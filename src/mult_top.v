==> flow/design.v <==
module ELM_Mitchw2(
    input [15:0] x,
    input [15:0] y,
    output [31:0] p
    );
    wire [1:0] sign_factor;
    wire [16:0] PP_2;
    wire [14:0] PP_1;
    wire [27:0] PP_0;
    PP_2_gen High(
        .x1(x[15:13]),
        .y(y),
        .sign_factor(sign_factor[1]),
        .PP(PP_2)
        );
    PP_1_gen Middle(
        .x(x[13:0]),
        .y1(y[15:13]),
        .sign_factor(sign_factor[0]),
        .PP(PP_1)
        );
    PP_0_gen Low(
        .x0(x[13:0]),
        .y0(y[13:0]),
        .PP(PP_0)
        );
    PP_add Final(
        .sign_factor(sign_factor),
        .PP_2(PP_2),
        .PP_1(PP_1),
        .PP_0(PP_0),
        .p(p)
        );
endmodule
module PP_2_gen(
    input [2:0] x1,
    input [15:0] y,
    output sign_factor,
    output [16:0] PP
    );
    wire one, two, sign;
    code encode_block(
        .one(one),
        .two(two),
        .sign(sign),
        .y2(x1[2]),
        .y1(x1[1]),
        .y0(x1[0])
        );
    wire [16:0] tmp1_pp; 
    assign tmp1_pp = {y[15],y};  
    wire [17:0] out1;
    assign out1[0] = sign;
    genvar i;
    generate
        for ( i = 0; i < 17; i = i+1 )
            begin : pp_rad4_first 
            product pp_pr(tmp1_pp[i],out1[i],one,two,sign,PP[i],out1[i+1]);
            end
    endgenerate
    sgn_gen sign_gen(one,two,sign,sign_factor);
endmodule
module PP_1_gen(
    input [13:0] x,
    input [2:0] y1,
    output sign_factor,
    output [14:0] PP
    );
    wire one, two, sign;
    code encode_block(
        .one(one),
        .two(two),
        .sign(sign),
        .y2(y1[2]),
        .y1(y1[1]),
        .y0(y1[0])
        );
    wire [14:0] tmp1_pp; 
    assign tmp1_pp = {x[13],x};  
    wire [15:0] out1;
    assign out1[0] = sign;
    genvar i;
    generate
        for ( i = 0; i < 15; i = i+1 )
            begin : pp_rad4_first 
            product pp_pr(tmp1_pp[i],out1[i],one,two,sign,PP[i],out1[i+1]);
            end
    endgenerate
    sgn_gen sign_gen(one,two,sign,sign_factor);
endmodule   
module code(one,two,sign,y2,y1,y0);  
	input y2,y1,y0;                     
	output one,two,sign;                
	wire [1:0]k;                        
	xor x1(one,y0,y1);                  
	xor x2(k[1],y2,y1);                 
	not n1(k[0],one);                   
	and a1(two,k[0],k[1]);              
	assign sign=y2;                     
endmodule       
module product(x1,x0,one,two,sign,p,i);
	input x1,x0,sign,one,two;
	output p,i;
	wire [1:0] k;
	xor xo1(i,x1,sign);
	and a1(k[1],i,one);
	and a0(k[0],x0,two);
	or o1(p,k[1],k[0]);
endmodule
module sgn_gen(one,two,sign,sign_factor);
    input sign,one,two;
    output sign_factor;
    wire k;
    or o1(k,one,two);
    and a1(sign_factor,sign,k);
endmodule
module PP_0_gen(
    input signed [13:0] x0,
    input signed [13:0] y0,
    output signed [27:0] PP
    );
    wire [13:0] x0_abs;
    assign x0_abs = x0 ^ {14{x0[13]}};
    wire [13:0] k_x0;
    wire zero_x0;
    wire [13:0] x0_abs2;
	assign x0_abs2 = x0_abs;
    LOD14 lod_x0(
        .data_i(x0_abs),
        .zero_o(zero_x0),
        .data_o(k_x0));
    wire [3:0] k_x0_enc;
    PriorityEncoder_14v2 PE_x0(
        .data_i(k_x0),
        .code_o(k_x0_enc));
    wire x_shift;
    LBarrel Lshift_x0(
        .data_i(x0_abs2),
        .shift_i(k_x0),
        .data_o(x_shift));
    wire [13:0] y0_abs;
    assign y0_abs = y0 ^ {14{y0[13]}};
    wire [13:0] k_y0;
    wire zero_y0;
    LOD14 lod_y0(
        .data_i(y0_abs),
        .zero_o(zero_y0),
        .data_o(k_y0));
	wire [13:0] y0_abs2;
	assign y0_abs2 = y0_abs;  
    wire [3:0] k_y0_enc;
    PriorityEncoder_14v2 PE_y0(
        .data_i(k_y0),
        .code_o(k_y0_enc));
    wire y_shift;
    LBarrel Lshift_y0(
        .data_i(y0_abs2),
        .shift_i(k_y0),
        .data_o(y_shift));
    wire [5:0] x_log;
    wire [5:0] y_log;
    wire [5:0] p_log;
    assign x_log = {1'b0,k_x0_enc,x_shift};
    assign y_log = {1'b0,k_y0_enc,y_shift};
    assign p_log = x_log + y_log;
    wire [17:0] p_l1b;
    wire [1:0] l1_input;
    assign l1_input = {1'b1,p_log[0]};
    L1Barrel L1shift_plog(
        .data_i(l1_input),
        .shift_i(p_log[4:1]),
        .data_o(p_l1b));
    wire [14:0] p_low;
    wire not_k_l5 = ~p_log[5];
    assign p_low = p_l1b[15:1] & {15{not_k_l5}};
    wire [1:0] p_med;
    assign p_med = p_log[5] ? p_l1b[1:0] : p_l1b[17:16];
    wire [10:0] p_high;
    assign p_high = p_l1b[12:2] & {11{p_log[5]}};
    wire [27:0] PP_abs;
    assign PP_abs = {p_high,p_med,p_low};
    wire p_sign;
    wire [27:0] PP_temp;
    assign p_sign = x0[13] ^ y0[13];
    assign PP_temp = PP_abs ^ {28{p_sign}};
    wire notZeroA, notZeroB, notZeroD;
    assign notZeroA = ~zero_x0 | x0[13] | x0[0];
    assign notZeroB = ~zero_y0 | y0[13] | y0[0];
    assign notZeroD = notZeroA & notZeroB;
    assign PP = notZeroD? PP_temp : 28'b0;
endmodule
module LOD14(
    input [13:0] data_i,
    output zero_o,
    output [13:0] data_o
    );
	 wire [13:0] z;
	 wire [3:0] zdet;
	 wire [3:0] select;
	 assign zdet[3] = |(data_i[13:12]);
	 assign zdet[2] = |(data_i[11:8]);
	 assign zdet[1] = |(data_i[7:4]);
	 assign zdet[0] = |(data_i[3:0]);
	 assign zero_o = ~( zdet[0]  | zdet[1] );
	 LOD4 lod4_1 (
		.data_i(data_i[3:0]), 
		.data_o(z[3:0])
	 );
	  LOD4 lod4_2 (
            .data_i(data_i[7:4]), 
            .data_o(z[7:4])
         );
      LOD4 lod4_3 (
           .data_i(data_i[11:8]), 
           .data_o(z[11:8])
        );
	 LOD2 lod2_4 (
                .data_i(data_i[13:12]), 
                .data_o(z[13:12])
             );
	 	LOD4 lod4_5 (
                .data_i(zdet), 
                .data_o(select)
             );
	Muxes2in1Array2 Inst_MUX214_3 (
         .data_i(z[13:12]), 
         .select_i(select[3]), 
         .data_o(data_o[13:12])
     );
	Muxes2in1Array4 Inst_MUX214_2 (
        .data_i(z[11:8]), 
        .select_i(select[2]), 
        .data_o(data_o[11:8])
    );
	 Muxes2in1Array4 Inst_MUX214_1 (
        .data_i(z[7:4]), 
        .select_i(select[1]), 
        .data_o(data_o[7:4])
    );
	 Muxes2in1Array4 Inst_MUX214_0 (
		.data_i(z[3:0]), 
		.select_i(select[0]), 
		.data_o(data_o[3:0])
    );
endmodule
module LOD4(
    input [3:0] data_i,
    output [3:0] data_o
    );
	 wire mux0;
	 wire mux1;
	 wire mux2;
	 assign mux2 = (data_i[3]==1) ? 1'b0 : 1'b1;
	 assign mux1 = (data_i[2]==1) ? 1'b0 : mux2;
	 assign mux0 = (data_i[1]==1) ? 1'b0 : mux1;
	 assign data_o[3] = data_i[3];
	 assign data_o[2] =(mux2 & data_i[2]);
	 assign data_o[1] =(mux1 & data_i[1]);
	 assign data_o[0] =(mux0 & data_i[0]);
endmodule
module LOD2(
    input [1:0] data_i,
    output [1:0] data_o
    );
	 assign data_o[1] = data_i[1];
	 assign data_o[0] =(~data_i[1] & data_i[0]);
endmodule
module Muxes2in1Array4(
    input [3:0] data_i,
    input select_i,
    output [3:0] data_o
    );
	assign data_o[3] = select_i ? data_i[3] : 1'b0;
	assign data_o[2] = select_i ? data_i[2] : 1'b0;
	assign data_o[1] = select_i ? data_i[1] : 1'b0;
	assign data_o[0] = select_i ? data_i[0] : 1'b0;
endmodule
module Muxes2in1Array2(
    input [1:0] data_i,
    input select_i,
    output [1:0] data_o
    );
	assign data_o[1] = select_i ? data_i[1] : 1'b0;
	assign data_o[0] = select_i ? data_i[0] : 1'b0;
endmodule
module PriorityEncoder_14(
    input [13:0] data_i,
    output reg [3:0] code_o
    );
	  always @*
		case (data_i)
	     14'b00000000000001 : code_o = 4'b0000;
         14'b00000000000010 : code_o = 4'b0001;
         14'b00000000000100 : code_o = 4'b0010;
         14'b00000000001000 : code_o = 4'b0011;
         14'b00000000010000 : code_o = 4'b0100;
         14'b00000000100000 : code_o = 4'b0101;
         14'b00000001000000 : code_o = 4'b0110;
         14'b00000010000000 : code_o = 4'b0111;
         14'b00000100000000 : code_o = 4'b1000;
         14'b00001000000000 : code_o = 4'b1001;
         14'b00010000000000 : code_o = 4'b1010;
         14'b00100000000000 : code_o = 4'b1011;
		 default  : code_o = 4'b1100;
		endcase		
endmodule
module PriorityEncoder_14v2(
    input [13:0] data_i,
    output [3:0] code_o
    );
	wire tmp10, tmp20,tmp30,tmp40;
	assign tmp10 = ~(~(data_i[1] | data_i[3]) & ~data_i[5]);
	assign tmp20 = ~(~(data_i[7] | data_i[9]) & ~data_i[11]);
	assign code_o[0] = tmp10 & tmp20;
	assign tmp30 = ~(~(data_i[2] | data_i[3]) & ~data_i[6]);
	assign tmp40 = ~(~(data_i[7] | data_i[10]) & ~data_i[11]);
	assign code_o[1] = tmp30 & tmp40;
	wire [1:0] tmp50, tmp60;
	wire tmp70, tmp80;
	assign tmp50 = ~ (data_i[5:4] | data_i[7:6]);
	assign tmp70 = ~&(tmp50);
	assign code_o[2] = tmp70 & data_i[12];
	assign tmp60 = ~ (data_i[9:8] | data_i[11:10]);
	assign tmp80 = ~&(tmp60);
	assign code_o[3] = tmp80 & data_i[12];
endmodule
module LBarrel(
    input [13:0] data_i,
    input [13:0] shift_i,
    output data_o);
  	wire [11:0] tmp1_l;  
	wire [5:0] tmp2_l;	 
	wire [2:0] tmp3_l;	 
	assign tmp1_l = ~(data_i[11:0] & shift_i[12:1]);
	assign tmp2_l = ~(tmp1_l[11:6] & tmp1_l[5:0]);	
    assign tmp3_l = ~(tmp2_l[5:3] | tmp2_l[2:0]);
	assign data_o = 	~&tmp3_l;
endmodule
module L1Barrel(
    input [1:0] data_i,
    input [3:0] shift_i,
    output reg [17:0] data_o);
    always @*
        case (shift_i)
           4'b0000: data_o = data_i;
           4'b0001: data_o = data_i << 1;
           4'b0010: data_o = data_i << 2;
           4'b0011: data_o = data_i << 3;
           4'b0100: data_o = data_i << 4;
           4'b0101: data_o = data_i << 5;
           4'b0110: data_o = data_i << 6;
           4'b0111: data_o = data_i << 7;
           4'b1000: data_o = data_i << 8;
           4'b1001: data_o = data_i << 9;
           4'b1010: data_o = data_i << 10;
           4'b1011: data_o = data_i << 11;
           4'b1100: data_o = data_i << 12;
           4'b1101: data_o = data_i << 13;
           4'b1110: data_o = data_i << 14;
           default: data_o = data_i << 15;
        endcase
endmodule
module RBarell(
    input data_i,
    input shift_i,
    output [1:0] data_o);
    assign data_o[1] = ~shift_i;
    assign data_o[0] = shift_i | data_i;
endmodule
module PP_add(
    input [1:0] sign_factor,
    input [16:0] PP_2,
    input [14:0] PP_1,
    input [27:0] PP_0,
    output [31:0] p
    );
    wire [2:0] E_MSB;
    assign E_MSB[0] = ~ PP_0[27];
    assign E_MSB[1] = ~ PP_1[14];
    assign E_MSB[2] = ~ PP_2[16];
    wire [15:0] sum00_FA;
    wire [15:0] carry00_FA;
    wire [15:0] tmp001_FA;
    wire [15:0] tmp002_FA;
    wire [15:0] tmp003_FA;
    assign tmp001_FA = {E_MSB[0],PP_0[27],PP_0[27:14]};
    assign tmp002_FA = {E_MSB[1],PP_1};
    assign tmp003_FA = {PP_2[15:0]};
    genvar i001;
    generate
        for (i001 = 0; i001 < 16; i001 = i001 + 1)
            begin : pp_fad00
            FAd pp_fad(tmp001_FA[i001],tmp002_FA[i001], tmp003_FA[i001], carry00_FA[i001],sum00_FA[i001]);
            end
    endgenerate
    wire sum00_HA, carry00_HA;
    assign carry00_HA = PP_2[16];  
    assign sum00_HA = E_MSB[2];  
    wire [31:0] tmp1_add;
    wire [31:0] tmp2_add;
    assign tmp1_add = {E_MSB[2],sum00_HA,sum00_FA,PP_0[13:0]};
    assign tmp2_add = {carry00_HA,carry00_FA,sign_factor[1],{14{sign_factor[0]}}};
    assign p = tmp1_add + tmp2_add;
endmodule
module FAd(a,b,c,cy,sm);
	input a,b,c;
	output cy,sm;
	wire x,y,z;
	xor x1(x,a,b);
	xor x2(sm,x,c);
	and a1(y,a,b);
	and a2(z,x,c);
	or o1(cy,y,z);
endmodule 
`timescale 1ns / 10ps
module mult_top(
    input clk,
    input  [15:0] x,
    input  [15:0] y,
    output reg [31:0] p_out
    );
    wire [31:0] P_vec;
    reg [15:0] X_vec;
    reg [15:0] Y_vec;
    ELM_Mitchw2 mult(X_vec,Y_vec,P_vec); 
    always @(posedge clk) 
    begin
        p_out = P_vec;
        X_vec = x;
        Y_vec = y;
    end
endmodule 
# == Step by step through the tools: mult_top ==
# Tool output for the design above, in the order of the flow.
# Line numbers count from 1 in the design file above.
# Operators carry their Yosys type and port widths (W data, S select, Z words).
# Cell names lack the library's common part.
# A cell with - has no value.
# design
top,mult_top
clk_port,clk
cell_library,sky130hd
pvt_corner,tt_025C_1v80

# == Word level ==
# Yosys after proc, flatten, opt, wreduce and memory -nomap, before mapping. Enables and synchronous resets that opt folds into registers are not counted as muxes. Memory bits, and registers merged into a memory's read port (data or address), are not among the register bits. Print and check cells are not counted. Equal cells are merged and count once.
# bits
regBits,64
mem_bits_ro,0
n_memories,0
ramBits,0
word_cells,414
out_inout_bits,32
latchBits,0
clocked_rd_ports_x_width,0
# classes
n_logic,325
div,0
shifts,0
equal,14
n_reduce_logical,21
add_sub_neg,2
muxes,49
n_mul,0
n_cmp,0
# op_table
operator,count
$pmux W17 S15,1
$and A1 B1 Y1,139
$xor A1 B1 Y1,67
$or A1 B1 Y1,64
$mux W1,46
$add A32 B32 Y32,1
$not A1 Y1,30
$xor A14 B14 Y14,2
$xor A28 B28 Y28,1
$eq A4 B4 Y1 const B,7
$mux W28,1
$and A12 B12 Y12,2
$not A12 Y12,2
$reduce_or A4 Y1,6
$eq A4 B3 Y1 const B,4
$and A15 B15 Y15,1
$and A6 B6 Y6,2
$not A6 Y6,2
$and A11 B11 Y11,1
$or A2 B2 Y2,4
$not A2 Y2,4
$reduce_and A2 Y1,4
$eq A4 B2 Y1 const B,2
$logic_not A1 Y1,6
$or A3 B3 Y3,2
$not A3 Y3,2
$reduce_and A3 Y1,2
$add A5 B5 Y6,1
# Other operator kinds: 4; their cells: 5.

# == Logic depth ==
# Depth = most cells in a row (Yosys ltp): at word level without a register or memory, in the mapped netlist without a sequential cell, where the memories' decode and read muxes count.
# logic_depth
ltp_word,26
ABC_AREA,1
mapped_depth,34

# == After synthesis ==
# Source: synth_stat.txt of the flow (Yosys; design flattened, memories mapped). It holds for the ABC_AREA given above (unset counts as 0); a run with the other value may have another netlist.
# Totals and module areas in this step are rounded.
# mapped
ff_cells,64
yosys_area_mm2,0.00592
cells,875
# by_type
cell_type,count
dfxtp_1,64
nand2_1,188
ha_1,36
inv_1,113
nand3_1,83
xnor2_1,43
fa_1,18
xor2_1,36
nor2_1,79
a21oi_1,53
o22ai_1,26
o21ai_0,31
buf_6,5
buf_2,11
nor3_1,11
nor2_2,8
xnor2_2,3
nand4_1,7
# Other cell types: 24; their cells: 60.

# == Timing after synthesis ==
# Source: OpenSTA report_checks on the synthesized netlist (no wires, ideal clock, input and output delay 20% of the period each), path of least setup slack; recovery checks are left aside. Register names are those of the netlist, which keeps one name where synthesis merged equal registers.
# synth_path
path_kind,register -> register
start,reg Y_vec[13]
end,reg p_out[18]
delay_ns,4.145
path_stages,28
n_path_buf,2
arrival_time_ns,4.032
required_time_ns,4.477
path_slack_ns,0.445
clock_period_ns,4.59
synth_period_reached_ns,4.145
# "delay_ns" = arrival - input delay + setup time.
# "path_stages" counts driving pins, that of a launching flip-flop among them; a cell with two outputs on the path counts twice.
# "synth_period_reached_ns" is the clock period less the worst setup slack; recovery checks do not enter. This is arithmetic on one report: input and output delays are still those of the set period (20% each).
# The rows between start and end are the longest chain of elaborated cells between them; the timing report does not say that the signal goes this way. Where chains are equally long, one stands for them.
# Each line given opens the expression or statement behind the cell; cells for indexed reads and writes are added by Yosys, which also makes memories of some case tables.
# synth_between
path_cell_list,dfxtp_1 buf_6 buf_4 xor2_1 nor3_2 nand2_1 nor2_1 nor2_1 o211ai_1 ha_1 fa_1 inv_1 nand2_1 a21oi_2 nand3_1 a21oi_1 ha_1 inv_1 fa_1 nand3b_1 nand2_1 nand2_1 nand2_1 a21oi_1 o21bai_1 inv_1 nand2_1 nand2_1
elab_chain_len,25
cone_cells,151
# synth_rtl
item,line,text
from (decl),424,reg [15:0] Y_vec;
from (assign),430,Y_vec = y;
$xor A14 B14 Y14,142,assign y0_abs = y0 ^ {14{y0[13]}};
$reduce_or A2 Y1,200,assign zdet[3] = |(data_i[13:12]);
$mux W1,253,assign mux2 = (data_i[3]==1) ? 1'b0 : 1'b1;
$mux W1,254,assign mux1 = (data_i[2]==1) ? 1'b0 : mux2;
$mux W1,255,assign mux0 = (data_i[1]==1) ? 1'b0 : mux1;
$and A1 B1 Y1,259,assign data_o[0] =(mux0 & data_i[0]);
$mux W1,275,assign data_o[1] = select_i ? data_i[1] : 1'b0;
[11 not listed],-,
$and A15 B15 Y15,175,assign p_low = p_l1b[15:1] & {15{not_k_l5}};
$xor A28 B28 Y28,185,assign PP_temp = PP_abs ^ {28{p_sign}};
$mux W28,190,assign PP = notZeroD? PP_temp : 28'b0;
$xor A1 B1 Y1,409,"xor x1(x,a,b);"
$and A1 B1 Y1,412,"and a2(z,x,c);"
$or A1 B1 Y1,413,"or o1(cy,y,z);"
$add A32 B32 Y32,403,assign p = tmp1_add + tmp2_add;
to (assign),428,p_out = P_vec;
to (decl),420,output reg [31:0] p_out

# == Worst path after layout ==
# Path of least setup slack in the final report of flow run 1 (OpenROAD, finished layout, wires in). Where an end is a register, its clock arrival counts in the times.
# layout_path
path_kind,register -> register
start,reg X_vec[13]
end,reg p_out[28]
path_stages,26
arrival_time_ns,5.34
n_path_buf,0
clock_period_ns,6.12
required_time_ns,6.35
path_slack_ns,1.01
# The rows between start and end are the longest chain of elaborated cells between them; the timing report does not say that the signal goes this way. Where chains are equally long, one stands for them.
# layout_between
path_cell_list,dfxtp_1 xnor2_1 and3b_1 nand3_1 o21ai_0 nor2_1 nand2_1 ha_1 fa_1 inv_1 nand2_1 a21oi_2 nand3_1 a21oi_1 ha_1 inv_1 fa_1 nand3b_1 nand2_1 nand2_1 o211ai_1 nand2_1 nand2_1 nand2_1 nand3_1 nand2_1
elab_chain_len,25
cone_cells,236
# layout_rtl
item,line,text
from (decl),423,reg [15:0] X_vec;
from (assign),429,X_vec = x;
$xor A14 B14 Y14,123,assign x0_abs = x0 ^ {14{x0[13]}};
$reduce_or A2 Y1,200,assign zdet[3] = |(data_i[13:12]);
$mux W1,253,assign mux2 = (data_i[3]==1) ? 1'b0 : 1'b1;
$mux W1,254,assign mux1 = (data_i[2]==1) ? 1'b0 : mux2;
$mux W1,255,assign mux0 = (data_i[1]==1) ? 1'b0 : mux1;
$and A1 B1 Y1,259,assign data_o[0] =(mux0 & data_i[0]);
$mux W1,275,assign data_o[1] = select_i ? data_i[1] : 1'b0;
[11 not listed],-,
$and A15 B15 Y15,175,assign p_low = p_l1b[15:1] & {15{not_k_l5}};
$xor A28 B28 Y28,185,assign PP_temp = PP_abs ^ {28{p_sign}};
$mux W28,190,assign PP = notZeroD? PP_temp : 28'b0;
$xor A1 B1 Y1,409,"xor x1(x,a,b);"
$and A1 B1 Y1,412,"and a2(z,x,c);"
$or A1 B1 Y1,413,"or o1(cy,y,z);"
$add A32 B32 Y32,403,assign p = tmp1_add + tmp2_add;
to (assign),428,p_out = P_vec;
to (decl),420,output reg [31:0] p_out

Lab notebook: mult_top

Flow measurements of mult_top on sky130hd: 2 stored runs with different settings, listed in no order. Input and output delays are each 20% of the period that was set; the output load is 0.01 pF.
"timing.achieved_period_ns" = clock period - worst setup slack. The figure is calculated, with input and output delays left at 20% of the set period.
"worst_path_ns" = time allowed to the worst setup path (clock period - input delay - output delay, where it has them) - its slack; a late launch clock adds to it, a late capture clock takes from it.
By "totalPower_mw" is meant OpenSTA's value without simulated activity: inputs other than the clock are taken to toggle once in ten clock periods, and the tool carries that through the logic.
Values from the reports are rounded here.

Flow run 1, flow files:
==> flow/run.sh <==
#!/bin/bash
# the make line also repeats the synthesis and layout settings of config.mk as NAME=value (left out here)
make -C /OpenROAD-flow-scripts/flow DESIGN_CONFIG=/design/flow/config.mk WORK_HOME=/design/flow/orfs CLKGATE_MAP_FILE= finish
==> flow/config.mk <==
export PLATFORM = sky130hd
export DESIGN_NAME = mult_top
export DESIGN_NICKNAME = mult_top
export VERILOG_FILES = /design/flow/design.v
export SDC_FILE = /design/flow/constraint.sdc
export NUM_CORES = 4
export LEC_CHECK = 0
export ABC_AREA = 1
export CAP_MARGIN = 20
export CELL_PAD_IN_SITES_GLOBAL_PLACEMENT = 1
export CORE_MARGIN = 7
export CORE_UTILIZATION = 27
export CTS_CLUSTER_SIZE = 88
export PLACE_DENSITY_LB_ADDON = 0.16
export SETUP_SLACK_MARGIN = -0.59
export SLEW_MARGIN = 15
==> flow/constraint.sdc <==
create_clock -name core_clock -period 6.12 [get_ports {clk}]
set_input_delay 1.2240 -clock core_clock [delete_from_list [all_inputs] [get_ports {clk}]]
set_output_delay 1.2240 -clock core_clock [all_outputs]
set_load 0.01 [all_outputs]

==> results of flow run 1, as CSV <==
result,value
hold_worst_slack_ns,1.02
totalPower_mw,2.64
worst_path_ns,5.11
timing.worst_path_kind,"register -> register"
ws_setup_ns,1.01
die_area_mm2,0.0263
synthesis_area_mm2,0.00592
finish.stdcell_area_mm2,0.00711
timing.achieved_period_ns,5.110
util_pct,32.8
final_setup_tns_ns,0.000

Flow run 2, flow files:
==> flow/run.sh <==
#!/bin/bash
# the make line also repeats the synthesis and layout settings of config.mk as NAME=value (left out here)
make -C /OpenROAD-flow-scripts/flow DESIGN_CONFIG=/design/flow/config.mk WORK_HOME=/design/flow/orfs CLKGATE_MAP_FILE= finish
==> flow/config.mk <==
export PLATFORM = sky130hd
export DESIGN_NAME = mult_top
export DESIGN_NICKNAME = mult_top
export VERILOG_FILES = /design/flow/design.v
export SDC_FILE = /design/flow/constraint.sdc
export NUM_CORES = 4
export LEC_CHECK = 0
export ABC_AREA = 0
export CAP_MARGIN = 20
export CELL_PAD_IN_SITES_GLOBAL_PLACEMENT = 1
export CORE_ASPECT_RATIO = 1.72
export CORE_MARGIN = 2
export CORE_UTILIZATION = 36
export CTS_CLUSTER_SIZE = 10
export PLACE_DENSITY_LB_ADDON = 0.25
export SETUP_SLACK_MARGIN = 0.19
export SLEW_MARGIN = 20
==> flow/constraint.sdc <==
create_clock -name core_clock -period 3.29 [get_ports {clk}]
set_input_delay 0.6580 -clock core_clock [delete_from_list [all_inputs] [get_ports {clk}]]
set_output_delay 0.6580 -clock core_clock [all_outputs]
set_load 0.01 [all_outputs]

==> results of flow run 2, as CSV <==
result,value
hold_worst_slack_ns,0.752
totalPower_mw,5.73
worst_path_ns,4.37
timing.worst_path_kind,"register -> register"
ws_setup_ns,-1.08
die_area_mm2,0.0169
synthesis_area_mm2,0.00572
finish.stdcell_area_mm2,0.00849
timing.achieved_period_ns,4.365
util_pct,54.4
final_setup_tns_ns,-21.7
